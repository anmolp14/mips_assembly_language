==> flow/design.v <==
`timescale 1ns / 1ps
module alu4 (
	    input wire [1:0]  ALUctl,
	    input wire [3:0]  A,B,
	    output wire [3:0] ALUOut,
	    output wire       ZF,
	    output wire       CF,
	    output 	      SF
);
   reg [4:0] 		      actualOut;
   assign ALUOut = actualOut;
   assign ZF = ($signed(actualOut)==0);
   assign CF = ($signed(actualOut) > 7 || $signed(actualOut) < -8);
   assign SF = ($signed(actualOut) < 0);
   always @(ALUctl, A, B)  
     case (ALUctl)
       0: actualOut <= A & B;
       1: actualOut <= A | B;
       2: actualOut <= $signed(A) + $signed(B);
       3: actualOut <= $signed(A) - $signed(B);
       default: actualOut <= 0;
     endcase
endmodule
`timescale 1ns / 10ps
module regfile (
	input wire clk, w_enable,
	input wire [3:0] rr1, rr2,
	input wire [3:0] wr, wdata,
	output reg [3:0] out1, out2
);
	reg [3:0] r0;
	reg [3:0] r1;
	reg [3:0] r2;
	reg [3:0] r3;
	reg [3:0] r4;
	reg [3:0] r5;
	reg [3:0] r6;
	reg [3:0] r7;
	reg [3:0] r8;
	reg [3:0] r9;
	reg [3:0] r10;
	reg [3:0] r11;
	reg [3:0] r12;
	reg [3:0] r13;
	reg [3:0] r14;
	reg [3:0] r15;
	always @(posedge clk)
	begin
		case(rr1)
		0: out1 = r0;
		1: out1 = r1;
		2: out1 = r2;
		3: out1 = r3;
		4: out1 = r4;
		5: out1 = r5;
		6: out1 = r6;
		7: out1 = r7;
		8: out1 = r8;
		9: out1 = r9;
		10: out1 = r10;
		11: out1 = r11;
		12: out1 = r12;
		13: out1 = r13;
		14: out1 = r14;
		15: out1 = r15;
		default: out1 = r0;
		endcase
		case(rr2)
		0: out2 = r0;
		1: out2 = r1;
		2: out2 = r2;
		3: out2 = r3;
		4: out2 = r4;
		5: out2 = r5;
		6: out2 = r6;
		7: out2 = r7;
		8: out2 = r8;
		9: out2 = r9;
		10: out2 = r10;
		11: out2 = r11;
		12: out2 = r12;
		13: out2 = r13;
		14: out2 = r14;
		15: out2 = r15;
		default: out2 = r0;
		endcase
		if (w_enable == 1)
		begin
			case(wr)
			0: r0 = wdata;
			1: r1 = wdata;
			2: r2 = wdata;
			3: r3 = wdata;
			4: r4 = wdata;
			5: r5 = wdata;
			6: r6 = wdata;
			7: r7 = wdata;
			8: r8 = wdata;
			9: r9 = wdata;
			10: r10 = wdata;
			11: r11 = wdata;
			12: r12 = wdata;
			13: r13 = wdata;
			14: r14 = wdata;
			15: r15 = wdata;
			default: r0 = wdata;
			endcase
		end
	end
endmodule
`timescale 1ns/10ps
module processor(input wire [2:0] opcode,
		 input wire [3:0] inp1, inp2,
		 input wire clk,
		 input wire reg_w_enable,
		 output wire SF, ZF, CF,
		 output wire [3:0] result,
		 output wire invalid_op
		 );
   wire [3:0] 		     out1, out2;
   assign invalid_op = (opcode != 3'b100) &&
		       (opcode != 3'b000) &&
		       (opcode != 3'b001) &&
		       (opcode != 3'b010) &&
		       (opcode != 3'b011);
   assign w_enable = !invalid_op && opcode[2] && reg_w_enable;
   regfile my_reg(.clk(clk), .w_enable(w_enable),
		  .rr1(inp1), .rr2(inp2),
		  .wr(inp1), .wdata(inp2),
		  .out1(out1), .out2(out2)
		  );
   alu4 my_alu(.ALUctl(opcode[1:0]),
	       .A(out1), .B(out2),
	       .ZF(ZF), .CF(CF), .SF(SF),
	       .ALUOut(result)
	       );
endmodule
`timescale 1ns/10ps
module processordisp (
			  output reg 	   sf_e, e, rs, rw, d, c, b, a,
			  input 	   pb1, pb2, pb3, pb4, clk,
			  input wire [3:0] sw,
			  output wire 	   SF, CF, ZF, invalid_op
			  );
   reg [26:0] 				   count;
   reg [5:0] 				   code;
   reg 					   refresh;
   reg [3:0] 				   inp1 = 4'b0000;
   reg [3:0] 				   inp2 = 4'b0000;
   reg [2:0] 				   opcode = 3'b111;
   wire 				   sign, zero, carry;
   wire [3:0] 				   result;
	wire [3:0]              r2;
   assign SF = sign;
   assign ZF = zero;
   assign CF = carry;
	reg [15:0] hexout;
	assign r2 = sign == 1 ? ~result + 1 : result[2:0];
   processor uut(.opcode(opcode),
		 .inp1(inp1), .inp2(inp2),
		 .clk(clk), .reg_w_enable(pb4),
		 .SF(sign), .ZF(zero), .CF(carry),
		 .result(result),
		 .invalid_op(invalid_op));
   always@(posedge clk) begin
      if (pb1 == 1)
        inp1 = sw;
      if (pb2 == 1)
	inp2 = sw;
      if (pb3 == 1)
	opcode = sw[2:0];
      count <= count + 1;
	begin
	     if (opcode == 3'b010 || opcode == 3'b011)
	       begin
		  case (r2)
		    0: hexout = 16'h2320;
                1: hexout = 16'h2321;
                2: hexout = 16'h2322;
                3: hexout = 16'h2323;
                4: hexout = 16'h2324;
                5: hexout = 16'h2325;
                6: hexout = 16'h2326;
                7: hexout = 16'h2327;
                8: hexout = 16'h2328;
                9: hexout = 16'h2329;
                10: hexout = 16'h2421;
                11: hexout = 16'h2422;
                12: hexout = 16'h2423;
                13: hexout = 16'h2424;
                14:hexout = 16'h2425;
                15:hexout = 16'h2426;
                default: hexout = 0;
		  endcase
	       end
	     else
	       begin
		  case (result)
		    0: hexout = 16'h2320;
                1: hexout = 16'h2321;
                2: hexout = 16'h2322;
                3: hexout = 16'h2323;
                4: hexout = 16'h2324;
                5: hexout = 16'h2325;
                6: hexout = 16'h2326;
                7: hexout = 16'h2327;
                8: hexout = 16'h2328;
                9: hexout = 16'h2329;
                10: hexout = 16'h2421;
                11: hexout = 16'h2422;
                12: hexout = 16'h2423;
                13: hexout = 16'h2424;
                14:hexout = 16'h2425;
                15:hexout = 16'h2426;
                default: hexout = 0;
		  endcase
	       end
	  end
      case (count [26:21])  
	0: code <= 6'h03;  
	1: code <= 6'h03;  
	2: code <= 6'h03;  
	3: code <= 6'h02;  
	4: code <= 6'h02;  
	5: code <= 6'h08;  
	6: code <= 6'h00;  
	7: code <= 6'h06;  
	8: code <= 6'h00;  
	9: code <= 6'h0C;  
	10: code <= 6'h00;  
	11: code <= 6'h01;  
	12: code <= hexout[13:8];
	13:code <= hexout[5:0];
	14: code <= 6'h21;  
	default: code <= 6'h10;  
      endcase
      refresh <= count[ 20 ];  
      sf_e <= 1; e <= refresh;
      rs <= code[5]; rw <= code[4];
      d <= code[3]; c <= code[2];
      b <= code[1]; a <= code[0];
   end
endmodule
* Tool chain data of processordisp
What the tools print for processordisp, step after step.
Line numbers count from 1 in the design file above.
Operators carry their Yosys type and port widths (W data, S select, Z words).
Not given: -
- Design top :: processordisp
- Clock input :: clk
- Standard-cell library :: sky130hd
- Library corner :: tt_025C_1v80

* Word-level counts
Counts by Yosys on the flattened word-level netlist (proc, flatten, opt, wreduce; memories kept). Register bits leave out memories and registers merged into their read ports (data or address). Print and check cells are left out. Cells with the same type and inputs are merged into one.
Yosys's memory passes give these memory sizes; they may raise the number of words (mostly to a power of two), join words into wider ones and drop unused or constant bits.
- Add/subtract/negate cells :: 4
- Equal/unequal tests :: 53
- $lt $le $gt $ge :: 3
- Bitwise operators :: 19
- Multiplexer cells :: 23
- Reductions and logical operators :: 50
** Operators by type and width (count)
- $reduce_or A15 Y1 :: 16
- $pmux W4 S16 :: 2
- $mux W4 :: 17
- $eq A4 B4 Y1 const B :: 16
- $pmux W6 S10 :: 1
- $eq A6 B4 Y1 const B :: 7
- $reduce_and A2 Y1 :: 16
- $logic_not A32 Y1 :: 1
- $eq A4 B3 Y1 const B :: 8
- $add A27 B1 Y27 const B :: 1
- $eq A6 B3 Y1 const B :: 4
- $pmux W5 S4 :: 1
- $not A1 Y1 :: 16
- $eq A4 B2 Y1 const B :: 4
- $mux W14 :: 1
- $eq A6 B2 Y1 const B :: 2
- $eq A4 B1 Y1 const B :: 2
- $logic_not A4 Y1 :: 2
- $logic_and A1 B1 Y1 :: 6
- $eq A3 B2 Y1 const B :: 2
- $ne A3 B2 Y1 const B :: 2
- $reduce_or A3 Y1 :: 2
- $eq A6 B1 Y1 const B :: 1
- $logic_not A6 Y1 :: 1
- $add A4 B4 Y5 :: 1
- $sub A4 B4 Y5 :: 1
- $lt A5 B1 Y1 const B :: 1
- $gt A5 B4 Y1 const B :: 1
Other operator kinds: 15; their cells: 17.
- Register bits after elaboration :: 124
- ROM bits :: 224
- Input bits :: 9
- Memories :: 2
- Output and inout port bits :: 12
** Memories
- (name not given) :: depth 16, bits a word 7, rd ports 1, wr ports 0, line 176 : case (r2)
- (name not given) :: depth 16, bits a word 7, rd ports 1, wr ports 0, line 198 : case (result)

* Depth
Yosys ltp: most cells in a row. Word level: on the elaborated netlist, between registers, memories and ports. Mapped: between sequential cells and ports; inverters and the memories' decode and read muxes count.
- Depth in word-level cells :: 9
- ABC_AREA :: 0
- Gate-level depth with buffers :: 18
- Depth with buffers taken out :: 17

* Synthesis result
Yosys stat after the flow's synthesis: flattened, memories mapped to cells. It holds for the ABC_AREA given above (unset counts as 0); a run with the other value may have another netlist.
The area totals of this step are shown rounded.
- Buffer cells :: 31
- Cell area after synthesis :: 6100 um^2
- Area of sequential cells :: 3200 um^2
- Cell count :: 577
- Flip-flops :: 124
** Cells by type (count)
- sky130_fd_sc_hd__edfxtp_1 :: 72
- sky130_fd_sc_hd__dfxtp_1 :: 52
- sky130_fd_sc_hd__nand2_1 :: 56
- sky130_fd_sc_hd__xnor2_1 :: 24
- sky130_fd_sc_hd__nor2_1 :: 52
- sky130_fd_sc_hd__ha_1 :: 13
- sky130_fd_sc_hd__mux2_2 :: 12
- sky130_fd_sc_hd__mux2i_1 :: 12
- sky130_fd_sc_hd__nand3_1 :: 24
- sky130_fd_sc_hd__a21oi_1 :: 22
- sky130_fd_sc_hd__clkbuf_1 :: 25
- sky130_fd_sc_hd__nor2b_1 :: 14
- sky130_fd_sc_hd__a31oi_1 :: 13
- sky130_fd_sc_hd__o21ai_0 :: 16
- sky130_fd_sc_hd__inv_1 :: 20
- sky130_fd_sc_hd__a221oi_1 :: 8
- sky130_fd_sc_hd__nor3_1 :: 14
- sky130_fd_sc_hd__xor2_1 :: 7
Not listed: further types 51, cells in them 121.
By module: a second synthesis without flattening, with its own total; a netlist apart from the flattened one above.
- Cell total of the unflattened synthesis :: 558
- Area total of the unflattened synthesis :: 6100 um^2
Rows give one instance, submodules left out.
** Modules
- regfile :: area 3500 um^2, sequential area 2100 um^2, cells 293, instances 1
- processordisp :: area 2100 um^2, sequential area 1100 um^2, cells 204, instances 1
- alu4 :: area 430 um^2, sequential area 0.0 um^2, cells 59, instances 1
- processor :: area 20 um^2, sequential area 0.0 um^2, cells 2, instances 1

* Worst setup path after synthesis
Path of least setup slack by OpenSTA after synthesis, without wires, with an ideal clock, recovery checks aside; 20% of the period is set as input and as output delay. Where synthesis merged equal registers, the netlist keeps one of their names.
- Path type :: register to register
- From :: reg opcode[1]
- To :: reg code[0]
- Stages on the path :: 18
- Arrival :: 3.485 ns
- Setup slack :: 0.187 ns
- Path buffers :: 2
- Path delay :: 3.543 ns
- Period :: 3.73 ns
- Setup time :: 0.058 ns
- Time at the first pin :: 0.000 ns
- Synthesis period reached :: 3.543 ns
"path delay" is the arrival time less input delay plus setup time.
"stages on the path" counts driving pins, that of a launching flip-flop among them; a cell with two outputs on the path counts twice.
"synthesis period reached" = period - worst setup slack (recovery checks aside). The figure is calculated, with input and output delays left at 20% of the set period.
Between the ends stands the longest chain of elaborated cells between them, by number of cells; it is not shown to be the way that was timed. Of several equally long chains one is given.
Each line given opens the expression or statement behind the cell; cells for indexed reads and writes are added by Yosys, which also makes memories of some case tables.
A memory read counts as a cell of the chain, while the word-level depth stops at memories.
A register here has more assigning lines than the two given.
- Path through :: sky130_fd_sc_hd__dfxtp_1 -> sky130_fd_sc_hd__buf_6 -> sky130_fd_sc_hd__buf_2 -> sky130_fd_sc_hd__nand2_1 -> sky130_fd_sc_hd__nand2_1 -> sky130_fd_sc_hd__o21ai_0 -> sky130_fd_sc_hd__fa_1 -> sky130_fd_sc_hd__nand2b_1 -> sky130_fd_sc_hd__a21oi_2 -> sky130_fd_sc_hd__xor2_2 -> sky130_fd_sc_hd__mux2i_4 -> sky130_fd_sc_hd__a21oi_1 -> sky130_fd_sc_hd__ha_1 -> sky130_fd_sc_hd__nand2_1 -> sky130_fd_sc_hd__a211o_1 -> sky130_fd_sc_hd__and2_1 -> sky130_fd_sc_hd__a2111oi_2 -> sky130_fd_sc_hd__or3_1
- Length of the longest elaborated chain :: 8
- Elaborated cells on any way between the ends :: 17
- Those cells by class :: 1 x add/sub; 1 x compare; 5 x eq/ne; 5 x mux; 1 x logic; 2 x reduce/logical; 2 x memory
** RTL lines, path after synthesis
- start: declaration :: line 150 : reg [2:0] opcode = 3'b111;
- start: assignment :: line 171 : opcode = sw[2:0];
- $eq A2 B2 Y1 :: line 16 : case (ALUctl)
- $pmux W5 S4 :: line 16
- $not A4 Y4 :: line 158 : assign r2 = sign == 1 ? ~result + 1 : result[2:0];
- $add A4 B1 Y4 :: line 158
- $mux W4 :: line 158
- $mem_v2 Z16 W7 :: line 176 : case (r2)
- $mux W14 :: line 174 : if (opcode == 3'b010 || opcode == 3'b011)
- $pmux W6 S10 :: line 219 : case (count [26:21])
- end: assignment :: line 232 : 12: code <= hexout[13:8];
- end: assignment :: line 233 : 13:code <= hexout[5:0];
- end: declaration :: line 146 : reg [5:0] code;

* Worst path after layout
From the final timing report of job 1: the path of least setup slack in the routed layout; clock arrival at registers is part of the times.
- Path type :: register to output
- From :: reg uut.my_reg.out2[1]
- To :: out CF
- Path buffers :: 2
- Period :: 2.81 ns
- Output delay :: 0.56 ns
- Stages on the path :: 15
- Setup slack :: -0.59 ns
- Arrival :: 2.84 ns
- Time at the first pin :: 0.40 ns
Between the ends stands the longest chain of elaborated cells between them, by number of cells; it is not shown to be the way that was timed. Of several equally long chains one is given.
A register here has more assigning lines than the two given.
- Path through :: sky130_fd_sc_hd__dfxtp_2 -> sky130_fd_sc_hd__inv_4 -> sky130_fd_sc_hd__ha_4 -> sky130_fd_sc_hd__nand2_4 -> sky130_fd_sc_hd__o21ai_4 -> sky130_fd_sc_hd__fa_2 -> sky130_fd_sc_hd__nand2b_4 -> sky130_fd_sc_hd__a21oi_4 -> sky130_fd_sc_hd__xor2_2 -> sky130_fd_sc_hd__mux2i_4 -> sky130_fd_sc_hd__inv_2 -> sky130_fd_sc_hd__buf_6 -> sky130_fd_sc_hd__nor3_4 -> sky130_fd_sc_hd__a21oi_2 -> sky130_fd_sc_hd__buf_2
- Length of the longest elaborated chain :: 4
- Elaborated cells on any way between the ends :: 8
- Those cells by class :: 2 x add/sub; 2 x compare; 1 x mux; 2 x logic; 1 x reduce/logical
** RTL lines, path post-layout
- start: declaration :: line 29 : output reg [3:0] out1, out2
- start: assignment :: line 69 : 0: out2 = r0;
- start: assignment :: line 70 : 1: out2 = r1;
- $sub A4 B4 Y5 :: line 20 : 3: actualOut <= $signed(A) - $signed(B);
- $pmux W5 S4 :: line 16 : case (ALUctl)
- $gt A5 B4 Y1 :: line 13 : assign CF = ($signed(actualOut) > 7 || $signed(actualOut) < -8);
- $logic_or A1 B1 Y1 :: line 13
- end: declaration :: line 143 : output wire SF, CF, ZF, invalid_op

processordisp through Yosys and OpenROAD on sky130hd: 2 stored runs, unordered, with their settings and measured results. The constraints put input and output delay at 20% of the set period each and load the outputs with 0.01 pF.
"period achieved": clock period set for the run, less the worst setup slack. It is reckoned from that one timing run; input and output delays stay at 20% of the period that was set.
"time used up by the worst setup path" means the part of the period allowed to the worst setup path (the constraints hold back 20% at inputs and 20% at outputs) less its slack; where the path has registers, the arrival times of their clocks count too.
By "total power of the final layout" is meant OpenSTA's value without simulated activity: inputs other than the clock are taken to toggle once in ten clock periods, and the tool carries that through the logic.
The measured numbers are rounded.

* Job 1
** Files
==> flow/run.sh <==
#!/bin/bash
# the make line also repeats the synthesis and layout settings of config.mk as NAME=value (left out here)
make -C /OpenROAD-flow-scripts/flow DESIGN_CONFIG=/design/flow/config.mk WORK_HOME=/design/flow/orfs CLKGATE_MAP_FILE= finish
==> flow/config.mk <==
export PLATFORM = sky130hd
export DESIGN_NAME = processordisp
export DESIGN_NICKNAME = processordisp
export VERILOG_FILES = /design/flow/design.v
export SDC_FILE = /design/flow/constraint.sdc
export NUM_CORES = 4
export LEC_CHECK = 0
export CAP_MARGIN = 5
export CORE_ASPECT_RATIO = 0.55
export CORE_MARGIN = 2
export CORE_UTILIZATION = 25
export CTS_CLUSTER_SIZE = 42
export PLACE_DENSITY = 0.7
export SETUP_SLACK_MARGIN = 0.0
export SLEW_MARGIN = 20
==> flow/constraint.sdc <==
create_clock -name core_clock -period 2.81 [get_ports {clk}]
set_input_delay 0.5620 -clock core_clock [delete_from_list [all_inputs] [get_ports {clk}]]
set_output_delay 0.5620 -clock core_clock [all_outputs]
set_load 0.01 [all_outputs]
** Results
- Utilization after layout :: 33 %
- Area of the die :: 26000 um^2
- Worst setup slack after layout :: -0.59 ns
- Summed negative setup slack :: -3.4 ns
- Standard-cell area after layout :: 7900 um^2
- Time used up by the worst setup path :: 2.84 ns
- Type of the worst setup path :: register to output
- Worst hold slack in the final report :: 0.33 ns
- Chip area after synthesis (Yosys) :: 6100 um^2
- Period achieved :: 3.403 ns
- Total power of the final layout :: 6.0 mW

* Job 2
** Files
==> flow/run.sh <==
#!/bin/bash
# the make line also repeats the synthesis and layout settings of config.mk as NAME=value (left out here)
make -C /OpenROAD-flow-scripts/flow DESIGN_CONFIG=/design/flow/config.mk WORK_HOME=/design/flow/orfs CLKGATE_MAP_FILE= finish
==> flow/config.mk <==
export PLATFORM = sky130hd
export DESIGN_NAME = processordisp
export DESIGN_NICKNAME = processordisp
export VERILOG_FILES = /design/flow/design.v
export SDC_FILE = /design/flow/constraint.sdc
export NUM_CORES = 4
export LEC_CHECK = 0
export CAP_MARGIN = 20
export CORE_MARGIN = 2
export CORE_UTILIZATION = 41
export SLEW_MARGIN = 20
==> flow/constraint.sdc <==
create_clock -name core_clock -period 3.59 [get_ports {clk}]
set_input_delay 0.7180 -clock core_clock [delete_from_list [all_inputs] [get_ports {clk}]]
set_output_delay 0.7180 -clock core_clock [all_outputs]
set_load 0.01 [all_outputs]
** Results
- Worst setup slack after layout :: 0.067 ns
- Area of the die :: 16000 um^2
- Time used up by the worst setup path :: 2.81 ns
- Type of the worst setup path :: register to output
- Utilization after layout :: 50 %
- Chip area after synthesis (Yosys) :: 6100 um^2
- Standard-cell area after layout :: 7300 um^2
- Period achieved :: 3.523 ns
- Total power of the final layout :: 4.5 mW
- Summed negative setup slack :: 0.000 ns
- Worst hold slack in the final report :: 0.32 ns
