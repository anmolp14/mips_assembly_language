==> flow/design.v <==
module add4( btn, clk, sw, carry, sf_e, e, rs, rw, d, c, b, a);
output reg sf_e;
output reg e;
output reg rs; 
output reg rw; 
output reg d; 
output reg c; 
output reg b; 
output reg a; 
input wire [3:0] sw;
input wire [1:0] btn;
input wire clk;
output wire carry;
reg [26:0] count = 0;  
reg [15:0] hexout;
reg [5:0] code;  
reg refresh;
wire [3:0] sum;
reg [3:0] m,n;
wire carry1, carry2, carry3;
always @(posedge clk)
begin
        if (btn[0])
        begin
                 m<=sw;
        end
        else if(btn[1])
        begin
                n<=sw;
        end
end
fulladder ins1 (.a(m[0]), .b(n[0]), .carryin(0), .sum(sum[0]), .carryout(carry1));
fulladder ins2 (.a(m[1]), .b(n[1]), .carryin(carry1), .sum(sum[1]), .carryout(carry2));
fulladder ins3 (.a(m[2]), .b(n[2]), .carryin(carry2), .sum(sum[2]), .carryout(carry3));
fulladder ins4 (.a(m[3]), .b(n[3]), .carryin(carry3), .sum(sum[3]), .carryout(carry));
always @(posedge clk)
begin
count <= count+1;
        case (sum[3:0])
                0: hexout = 16'h2320;
                1: hexout = 16'h2321;
                2: hexout = 16'h2322;
                3: hexout = 16'h2323;
                4: hexout = 16'h2324;
                5: hexout = 16'h2325;
                6: hexout = 16'h2326;
                7: hexout = 16'h2327;
                8: hexout = 16'h2328;
                9: hexout = 16'h2329;
                10: hexout = 16'h2421;
                11: hexout = 16'h2422;
                12: hexout = 16'h2423;
                13: hexout = 16'h2424;
                14:hexout = 16'h2425;
                15:hexout = 16'h2426;
                default: hexout = 0;
        endcase
        case (count[26:21])
                0: code <= 6'h03;
                1: code <= 6'h03;
                2: code <= 6'h03;
                3: code <= 6'h02;
                4: code <= 6'h02;
                5: code <= 6'h08;
                6: code <= 6'h00;
                7: code <= 6'h06;
                8: code <= 6'h00;
                9: code <= 6'h0C;
                10: code <= 6'h00;
                11: code <= 6'h01;
                12: code <= hexout[13:8];  
                13: code <= hexout[5:0];  
                default: code <= 6'h10; 
        endcase
refresh <= count[ 20 ];  
sf_e <= 1; e <= refresh;
rs <= code[5]; rw <= code[4];
d <= code[3]; c <= code[2];
b <= code[1]; a <= code[0];
end
endmodule
module fulladder(
	input wire a,
	input wire b,
	input wire carryin,
	output wire sum,
	output wire carryout
	);
	assign sum=(a & b & carryin) | (~a & ~b & carryin) | (~a & b & ~carryin) | (a & ~b & ~carryin);
	assign carryout= (a & b & carryin) | (a & b & ~carryin) | (a & ~b & carryin) | (~a & b & carryin);
endmodule
Reports on add4
Tool output for the design above, in the order of the flow.
Lines are those of the file above, counted from 1.
Operators: Yosys type, input widths -> output width; for muxes data width and select width s.
Cell names lack the library's common part.
The mark - stands for no value.

set-up
  top module = add4
  clock input = clk
  standard-cell library = sky130hd
  timing corner = tt_025C_1v80

Word level
Source: Yosys, flattened and elaborated, memories not mapped. Widths are those after wreduce. Registers that Yosys merges into a memory's read port (data or address) are not register bits. Print and check cells do not count. Equal cells are merged and count once.
Yosys's memory passes give these memory sizes; they may raise the number of words (mostly to a power of two), join words into wider ones and drop unused or constant bits.

storage and ports
  elaborated cells = 100
  output and inout bits = 9
  ROM bits = 112
  bits of input ports = 7
  memories kept = 1
  register bits after elaboration = 49

cells by class
  mux-type cells = 1
  eq/ne operators = 13
  reduce/logical cells = 5
  add/sub/neg operators = 1
  bitwise logic cells = 67

memory list
  memory            depth  width  read ports  wr ports  RTL line  RTL
  (name not given)  16     7      1           0         39        case (sum[3:0])

operator list
  kind                   number
  $pmux 6 s9             1
  $and 1x1->1            36
  $eq 6x4->1 const B     6
  $add 27x1->27 const B  1
  $eq 6x3->1 const B     4
  $or 1x1->1             19
  $not 1->1              12
  $eq 6x2->1 const B     2
  $reduce_or 3->1        2
  $eq 6x1->1 const B     1
  $logic_not 6->1        1
  $reduce_and 2->1       1
  $reduce_or 2->1        1

Longest topological paths
Depth = most cells in a row (Yosys ltp): at word level without a register or memory, in the mapped netlist without a sequential cell, where the memories' decode and read muxes count.

depth
  word-level depth = 16
  ABC_AREA = 0
  gate-level depth with buffers = 11
  mapped depth without buffers = 10

Synthesis result
Yosys stat after the flow's synthesis: flattened, memories mapped to cells. It holds for the ABC_AREA given above (unset counts as 0); a run with the other value may have another netlist.

cells by type
  cell type  number  total area (um2)
  dfxtp_1    41      820.787
  edfxtp_1   8       240.23
  xnor2_1    14      122.618
  xor2_1     11      96.342
  fa_1       3       60.058
  nand2_1    14      52.55
  ha_1       4       50.048
  nand4_1    8       50.048
  inv_1      12      45.043
  nand4_4    2       42.541
  nand3_1    8       40.038
  bufbuf_16  1       32.531
  nor2_1     8       30.029
  nor2b_1    4       25.024
  nor3_1     5       25.024
  nor4_1     4       25.024
  nor3b_1    3       22.522
  nor4_4     1       21.27

Not listed: further types 23, cells in them 32.

synthesis totals
  mapped cells = 183
  flip-flop cells = 49
  buffer cells = 7
  sequential part of the area = 1061.0 um2
  cell area after synthesis = 2026.9 um2

The figures by module come from a second, unflattened synthesis with its own total; it is not the netlist above.

second synthesis, totals
  cell total of the unflattened synthesis = 175
  area total of the unflattened synthesis = 1950.6 um2

Rows give one instance, submodules left out.

by module
  module     seq. area (um2)  area (um2)  instances  cells
  add4       1061.0           1870.5      1          171
  fulladder  0.0              20.0        4          1

Timing after synthesis
OpenSTA on the mapped netlist: ideal clock, no wires. The path of least setup slack (recovery checks aside). Input and output delay are each 20% of the period. Register names are those of the netlist, which keeps one name where synthesis merged equal registers.

timing after synthesis
  path kind = register to register
  start point = register n[0]
  end point = register code[0]
  required time = 2743 ps
  path delay = 2630 ps
  period = 2860 ps
  setup time = 117 ps
  slack = 230 ps
  path buffers = 1
  stages = 12
  launch time at the first pin = 0 ps
  data arrival time = 2513 ps
  period reached after synthesis = 2630 ps

"path delay" is the arrival time less input delay plus setup time.
"stages" counts driving pins, that of a launching flip-flop among them; a cell with two outputs on the path counts twice.
"period reached after synthesis" is the clock period less the worst setup slack; recovery checks do not enter. This is arithmetic on one report: input and output delays are still those of the set period (20% each).
The rows between start and end are the longest chain of elaborated cells between them; the timing report does not say that the signal goes this way. Where chains are equally long, one stands for them.
Each line given opens the expression or statement behind the cell; cells for indexed reads and writes are added by Yosys, which also makes memories of some case tables.
A memory read counts as a cell of the chain, while the word-level depth stops at memories.
A register here has more assigning lines than the two given.

on the way, after synthesis
  path through = edfxtp_1 -> ha_1 -> inv_1 -> fa_1 -> fa_1 -> inv_1 -> fa_1 -> clkbuf_1 -> nor3b_1 -> a311oi_1 -> o22ai_1 -> a32o_1
  length of the longest elaborated chain = 17
  elaborated cells between the ends (all ways) = 43
  classes of those cells = 1 x mux; 41 x logic; 1 x memory

RTL lines, path after synthesis
  item                RTL line  RTL
  start: declaration  19        reg [3:0] m,n;
  start: assignment   29        n<=sw;
  $and 1x1->1         90        assign carryout= (a & b & carryin) | (a & b & ~carryin) | (a & ~b & carryin) | (~a & b & carryin);
  $not 1->1           90
  $and 1x1->1         90
  $or 1x1->1 x3       90
  $not 1->1           90
  $and 1x1->1         90
  $or 1x1->1 x3       90
  $and 1x1->1         89        assign sum=(a & b & carryin) | (~a & ~b & carryin) | (~a & b & ~carryin) | (a & ~b & ~carryin);
  $or 1x1->1 x3       89
  $mem_v2 16x7        39        case (sum[3:0])
  $pmux 6 s9          58        case (count[26:21])
  end: assignment     71        12: code <= hexout[13:8];
  end: assignment     72        13: code <= hexout[5:0];
  end: declaration    16        reg [5:0] code;

Worst path after layout
Path of least setup slack in the final report of run 1 (OpenROAD, finished layout, wires in). Where an end is a register, its clock arrival counts in the times.
The report prints the path's times to 10 ps; the period is as set.

timing post-layout
  path kind = register to register
  start point = register n[0]
  end point = register code[0]
  launch time at the first pin = 280 ps
  data arrival time = 2750 ps
  path buffers = 0
  required time = 2620 ps
  setup time = 100 ps
  slack = -130 ps
  period = 2430 ps
  stages = 11

The rows between start and end are the longest chain of elaborated cells between them; the timing report does not say that the signal goes this way. Where chains are equally long, one stands for them.
A memory read counts as a cell of the chain, while the word-level depth stops at memories.
A register here has more assigning lines than the two given.

on the way, post-layout
  path through = edfxtp_1 -> ha_1 -> inv_1 -> fa_2 -> fa_2 -> inv_2 -> fa_1 -> nor3b_1 -> a311oi_2 -> o22ai_1 -> a32o_1
  length of the longest elaborated chain = 17
  elaborated cells between the ends (all ways) = 43
  classes of those cells = 1 x mux; 41 x logic; 1 x memory

RTL lines, path post-layout
  item                RTL line  RTL
  start: declaration  19        reg [3:0] m,n;
  start: assignment   29        n<=sw;
  $and 1x1->1         90        assign carryout= (a & b & carryin) | (a & b & ~carryin) | (a & ~b & carryin) | (~a & b & carryin);
  $not 1->1           90
  $and 1x1->1         90
  $or 1x1->1 x3       90
  $not 1->1           90
  $and 1x1->1         90
  $or 1x1->1 x3       90
  $and 1x1->1         89        assign sum=(a & b & carryin) | (~a & ~b & carryin) | (~a & b & ~carryin) | (a & ~b & ~carryin);
  $or 1x1->1 x3       89
  $mem_v2 16x7        39        case (sum[3:0])
  $pmux 6 s9          58        case (count[26:21])
  end: assignment     71        12: code <= hexout[13:8];
  end: assignment     72        13: code <= hexout[5:0];
  end: declaration    16        reg [5:0] code;

Subject: add4 on sky130hd, stored results

Hello all,

Measured data: module add4, platform sky130hd, 2 stored runs of the flow under differing settings, order arbitrary. Input and output delays are each 20% of the period that was set; the output load is 0.01 pF.
"period reached" = clock period - worst setup slack. The figure is calculated, with input and output delays left at 20% of the set period.
By "worst path time" is meant the share of the clock period that the worst setup path is allowed (20% is reserved at inputs, 20% at outputs), minus its slack. Clock arrival times at its registers enter into it.
By "total power of the final layout" is meant OpenSTA's value without simulated activity: inputs other than the clock are taken to toggle once in ten clock periods, and the tool carries that through the logic.
"worst path time" is given in steps of 10 ps.
Settings: . = not set for that run.
Among the results, . means that no value is shown for the run.

name                                    run 1                 run 2
period_ns                               2.43                  4.96
CORE_UTILIZATION                        28                    63
PLACE_DENSITY                           0.4                   .
CELL_PAD_IN_SITES_GLOBAL_PLACEMENT      2                     3
CELL_PAD_IN_SITES_DETAIL_PLACEMENT      1                     .
TNS_END_PERCENT                         65                    .
ABC_AREA                                0                     .
CTS_CLUSTER_DIAMETER                    234                   .
MAX_ROUTING_LAYER                       met5                  .
CAP_MARGIN                              20                    20
CORE_MARGIN                             2                     2
SLEW_MARGIN                             20                    10
PLACE_DENSITY_LB_ADDON                  .                     0.02
GPL_TIMING_DRIVEN                       .                     1
GPL_ROUTABILITY_DRIVEN                  .                     0
CTS_CLUSTER_SIZE                        .                     26
MIN_ROUTING_LAYER                       .                     met2
standard-cell area after routing (um2)  2346.0                .
worst-case hold slack (ps)              333                   .
worst setup slack after layout (ps)     -130                  .
worst path time (ps)                    2560                  .
kind of the worst setup path            register to register  .
chip area in the Yosys report (um2)     2026.9                .
area of the die (um2)                   7935.2                .
total negative slack (ps)               -258                  .
utilization                             0.329                 .
total power of the final layout (W)     0.001508              .
period reached (ps)                     2560                  .

Run 2: no final report: placement broke off with FLW-0024

Thanks
